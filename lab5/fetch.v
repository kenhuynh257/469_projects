==> flow/design.v <==
module fetch (instruction, PCSrc, clock, reset, jumpAddr, jrAddr, branchAddr, pcWrite, IFFlush, IFIDWrite);
	output reg [31:0] instruction;
	input clock, reset;  
	input [2:0] PCSrc;  
	input pcWrite;  
	input IFIDWrite;  
	input IFFlush;  
	input [6:0] jumpAddr, jrAddr, branchAddr;
	reg [6:0] pcIn;
	wire [6:0] pcOut;
	wire [31:0] memoryOut;
	reg [6:0] plusOne;
	always @(*) begin
		plusOne = pcOut + 1;
		case(PCSrc)
			3'b100: pcIn = branchAddr;
			3'b010: pcIn = jumpAddr;
			3'b001: pcIn = jrAddr;
			3'b000: pcIn = plusOne;
			default: pcIn = 11;
		endcase
	end
	pc programCounter(pcWrite, pcIn, pcOut, clock, reset);
	instructionMemory instructionMemory1(pcOut, memoryOut);
	always @(posedge clock) begin
		if (IFFlush) begin
			instruction <= 32'b0;
		end else if (IFIDWrite) begin
			instruction <= memoryOut;
		end else begin
			instruction <= instruction;
		end
	end
endmodule
module pc(pcWrite, pcIn, pcOut, clock, reset);
	input clock, reset;
	input pcWrite;  
	input [6:0] pcIn;  
	output reg [6:0] pcOut;
	always @(posedge clock) begin
		if (reset) begin
			pcOut <= 0;
		end else if (pcWrite) begin
			pcOut <= pcIn;
		end else begin
			pcOut <= pcOut;
		end
	end
endmodule
module instructionMemory(address, memoryOut);
	input [6:0] address;
	output [31:0] memoryOut;
	reg [31:0] memory [127:0];
	assign memoryOut = memory[address[6:0]][31:0];
	integer i;
	initial begin
		memory[0][31:0] = 32'b	00000000000000000000000000000000;
		memory[1][31:0] = 32'b  100011_00100_000000000000000000000;
		memory[2][31:0] = 32'b  100011_00101_000000000000000000001;
		memory[3][31:0] = 32'b  100011_00101_000000000000000000001;
		memory[4][31:0] = 32'b  100010_00110_00100_00101_00000_100010;
		memory[5][31:0] = 32'b  001000_00111_00000_0000000000000011;
		memory[6][31:0] = 32'b  000111_00111_00110_0000000000001011;
		memory[7][31:0] = 32'b  100011_01000_000000000000000000010;
		memory[8][31:0] = 32'b  000000_01000_01000_0000000000000011;
		memory[9][31:0] = 32'b  101011_01000_000000000000000000010;
		memory[10][31:0] = 32'b 001000_00111_00000_0000000000000111;
		memory[11][31:0] = 32'b 101011_00111_000000000000000000011;
		memory[12][31:0] = 32'b 100011_01010_000000000000000000110;
		memory[13][31:0] = 32'b 100011_01011_000000000000000000100;
		memory[14][31:0] = 32'b 100011_01100_000000000000000000011;
		memory[15][31:0] = 32'b 100100_01010_01011_01100_00000100100;
		memory[16][31:0] = 32'b 101011_01010_000000000000000000100;
		memory[17][31:0] = 32'b 000010_00000000000000000000011101;
		memory[18][31:0] = 32'b 100011_01000_000000000000000000010;
		memory[19][31:0] = 32'b 001000_01000_01000_0000000000000100;
		memory[20][31:0] = 32'b 101011_01000_000000000000000000010;
		memory[21][31:0] = 32'b 100011_01001_000000000000000000011;
		memory[22][31:0] = 32'b 100011_01001_01000_0000000000000011;              
		memory[23][31:0] = 32'b 101011_01001_000000000000000000011;
		memory[24][31:0] = 32'b 100011_01010_000000000000000000110;
		memory[25][31:0] = 32'b 100011_01011_000000000000000000100;
		memory[26][31:0] = 32'b 100011_01100_000000000000000000011;
		memory[27][31:0] = 32'b 100101_01010_01011_01100_00000100101;
		memory[28][31:0] = 32'b 101011_01010_000000000000000000110;
		memory[29][31:0] = 32'b 000010_00000000000000000000011101;
		memory[30][31:0] = 32'b 100000_00100_00100_00101_00000100000;
		memory[31][31:0] = 32'b 101011_00100_000000000000000000000;
		memory[32][31:0] = 32'b 100010_00110_000000000000000000111;
		memory[33][31:0] = 32'b 100110_01010_01010_01011_00000100110;
		memory[33][31:0] = 32'b 100100_01001_01010_00110_00000100100;
		memory[33][31:0] = 32'b 101011_01001_000000000000000000110;
		memory[33][31:0] = 32'b 000010_00000000000000000000010101;
		memory[33][31:0] = 32'b 000010_00000000000000000000010101;
		memory[33][31:0] = 32'b 00000000000000000000000000000000;	
	end
endmodule
### From RTL to reports: fetch

What the tools print for fetch, step after step.
Lines are those of the file above, counted from 1.
Cell names lack the library's common part.
A cell with - has no value.

| inputs | value |
|---|---|
| top | fetch |
| clock port | clock |
| library | sky130hd |
| corner | tt_025C_1v80 |

### Word level

Yosys after proc, flatten, opt, wreduce and memory -nomap, before mapping. Enables and synchronous resets that opt folds into registers are not counted as muxes. Memory bits, and registers merged into a memory's read port (data or address), are not among the register bits. Print and check cells are not counted. Equal cells are merged and count once.
Memory sizes are those after Yosys's memory passes, which may raise the word count (mostly to a power of two), join words into wider ones and drop unused or constant bits.

| storage and ports | value |
|---|---|
| register bits | 39 |
| bits in read-only memories | 2944 |
| word width x clocked read ports | 23 |
| memories | 1 |
| output and inout bits | 32 |
| word-level cells | 9 |

Memories:

| memory | words | width | rd ports | wr ports | line | source |
|---|---|---|---|---|---|---|
| instructionMemory1.memory | 128 | 23 | 1 | 0 | 53 | `reg [31:0] memory [127:0];` |

| operators by class | value |
|---|---|
| add/subtract/negate cells | 1 |
| equal/unequal tests | 3 |
| multiplexer cells | 1 |
| reductions and logical operators | 1 |

Operator list:

| kind | number |
|---|---|
| 7-bit case mux with 4-bit select | 1 |
| 7-bit by 1-bit adder with 7-bit output with constant B | 1 |
| 3-bit by 1-bit == test with 1-bit output with constant B | 1 |
| 3-bit by 2-bit == test with 1-bit output with constant B | 1 |
| 3-bit == test with constant B | 1 |
| 3-bit logical NOT | 1 |

### Logic depth

Depth = most cells in a row (Yosys ltp): at word level without a register or memory, in the mapped netlist without a sequential cell, where the memories' decode and read muxes count.

| logic depth | value |
|---|---|
| word-level depth | 2 |
| ABC_AREA | 0 |
| mapped depth | 8 |

### Synthesis result

Source: synth_stat.txt of the flow (Yosys; design flattened, memories mapped). It holds for the ABC_AREA given above (unset counts as 0); a run with the other value may have another netlist.

| synthesis totals | value |
|---|---|
| standard cells after synthesis | 273 |
| cell area after synthesis | 2080.7 um^2 |
| sequential part of the area | 500.5 um^2 |
| flip-flops | 25 |
| buffer cells | 35 |

Cell types:

| cell | number | area in all (um^2) |
|---|---|---|
| dfxtp_1 | 25 | 500.48 |
| a21oi_1 | 26 | 130.125 |
| buf_4 | 15 | 112.608 |
| ha_1 | 9 | 112.608 |
| o21ai_0 | 20 | 100.096 |
| nand2_1 | 24 | 90.086 |
| mux2i_1 | 7 | 70.067 |
| nor2_1 | 17 | 63.811 |
| nand2b_1 | 9 | 56.304 |
| buf_2 | 11 | 55.053 |
| inv_1 | 10 | 37.536 |
| nand3b_1 | 5 | 37.536 |
| nor2b_1 | 6 | 37.536 |
| o2bb2ai_1 | 4 | 35.034 |
| o32ai_1 | 4 | 35.034 |
| a221oi_1 | 3 | 26.275 |
| a22o_1 | 3 | 26.275 |
| a32oi_1 | 3 | 26.275 |

Not listed: further types 35, cells in them 72.
By module: a second synthesis without flattening, with its own total; a netlist apart from the flattened one above.

| unflattened totals | value |
|---|---|
| cells (unflattened synthesis) | 313 |
| area total of the unflattened synthesis | 2568.7 um^2 |

Rows give one instance, submodules left out.

Modules:

| module | instances | cells | area (um^2) | seq. area (um^2) |
|---|---|---|---|---|
| fetch | 1 | 152 | 1432.6 | 640.6 |
| instructionMemory | 1 | 139 | 888.4 | 0.0 |
| pc | 1 | 22 | 247.7 | 140.1 |

### Timing after synthesis

OpenSTA on the mapped netlist: ideal clock, no wires. The path of least setup slack (recovery checks aside). Input and output delay are each 20% of the period. Register names are those of the netlist, which keeps one name where synthesis merged equal registers.

| timing path after synthesis | value |
|---|---|
| kind | register to register |
| start point | register programCounter.pcOut[0] |
| end point | register instruction[23] |
| clock period | 1.86 ns |
| launch time at the first pin | 0.000 ns |
| arrival | 1.660 ns |
| required time | 1.736 ns |
| path slack | 0.076 ns |
| path delay | 1.784 ns |
| driving pins on the path | 7 |
| path buffers | 1 |
| synthesis period reached | 1.784 ns |

"path delay" = arrival - input delay + setup time.
"driving pins on the path": output pins that drive a net of the path, with the launching flip-flop's if there is one; two outputs of one cell count as two.
"synthesis period reached" = period - worst setup slack (recovery checks aside). The figure is calculated, with input and output delays left at 20% of the set period.
A register here has more assigning lines than the two given.

| on the way, after synthesis | value |
|---|---|
| path through | dfxtp_1 > inv_1 > ha_1 > clkbuf_1 > mux2_2 > a221oi_1 > o21ai_0 |

Ends and longest elaborated chain, after synthesis:

| item | line | source |
|---|---|---|
| start, declared | 39 | `output reg [6:0] pcOut;` |
| start, assigned | 44 | `pcOut <= pcIn;` |
| start, assigned | 46 | `pcOut <= pcOut;` |
| end, declared | 2 | `output reg [31:0] instruction;` |

No chain of elaborated cells between the ends is given.

### Worst path after layout

From the final timing report of run 1: the path of least setup slack in the routed layout; clock arrival at registers is part of the times.

| timing path after layout | value |
|---|---|
| kind | register to register |
| start point | register programCounter.pcOut[1] |
| end point | register instruction[31] |
| clock period | 3.08 ns |
| launch time at the first pin | 0.27 ns |
| arrival | 2.42 ns |
| required time | 3.25 ns |
| path slack | 0.83 ns |
| driving pins on the path | 7 |
| path buffers | 0 |

A register here has more assigning lines than the two given.

| on the way, after layout | value |
|---|---|
| path through | dfxtp_1 > inv_1 > ha_1 > nor4_1 > o21ai_0 > a21oi_1 > o21ai_0 |

Ends and longest elaborated chain, after layout:

| item | line | source |
|---|---|---|
| start, declared | 39 | `output reg [6:0] pcOut;` |
| start, assigned | 44 | `pcOut <= pcIn;` |
| start, assigned | 46 | `pcOut <= pcOut;` |
| end, declared | 2 | `output reg [31:0] instruction;` |

No chain of elaborated cells between the ends is given.

==> runs of fetch <==
Top module fetch; platform sky130hd; tools Yosys and OpenROAD; 2 stored runs in no particular order. Input and output delays are each 20% of the period that was set; the output load is 0.01 pF.
"reached clock period" means the clock period less the worst setup slack. The figure is calculated, with input and output delays left at 20% of the set period.
"worst setup path time" = time allowed to the worst setup path (clock period - input delay - output delay, where it has them) - its slack; a late launch clock adds to it, a late capture clock takes from it.
By "total power of the final layout" is meant OpenSTA's value without simulated activity: inputs other than the clock are taken to toggle once in ten clock periods, and the tool carries that through the logic.

#### Run 1

| setting | value |
|---|---|
| period_ns | `3.08` |
| CORE_UTILIZATION | `20` |
| PLACE_DENSITY_LB_ADDON | `0.18` |
| CORE_MARGIN | `5` |
| ABC_AREA | `0` |
| GPL_ROUTABILITY_DRIVEN | `1` |
| CTS_CLUSTER_SIZE | `76` |
| CTS_CLUSTER_DIAMETER | `291` |
| CAP_MARGIN | `25` |
| SLEW_MARGIN | `40` |
| MIN_ROUTING_LAYER | `met1` |
| MAX_ROUTING_LAYER | `met5` |

| result | value |
|---|---|
| worst setup path time | 2.25 ns |
| kind of the worst setup path | register to register |
| mapped cell area after synthesis | 2080.7 um^2 |
| post-layout utilization | 25.7 % |
| total power of the final layout | 0.8199 mW |
| die size | 12544.0 um^2 |
| setup total negative slack | 0.000 ns |
| std-cell area (final layout) | 2633.8 um^2 |
| worst setup slack after layout | 0.834 ns |
| reached clock period | 2.246 ns |

#### Run 2

| setting | value |
|---|---|
| period_ns | `2.97` |
| CAP_MARGIN | `20` |
| CORE_MARGIN | `2` |
| CORE_UTILIZATION | `40` |
| SLEW_MARGIN | `20` |

| result | value |
|---|---|
| worst setup path time | 2.28 ns |
| kind of the worst setup path | register to register |
| mapped cell area after synthesis | 2080.7 um^2 |
| post-layout utilization | 50.2 % |
| total power of the final layout | 0.8452 mW |
| die size | 5795.0 um^2 |
| setup total negative slack | 0.000 ns |
| std-cell area (final layout) | 2549.9 um^2 |
| worst setup slack after layout | 0.691 ns |
| reached clock period | 2.279 ns |
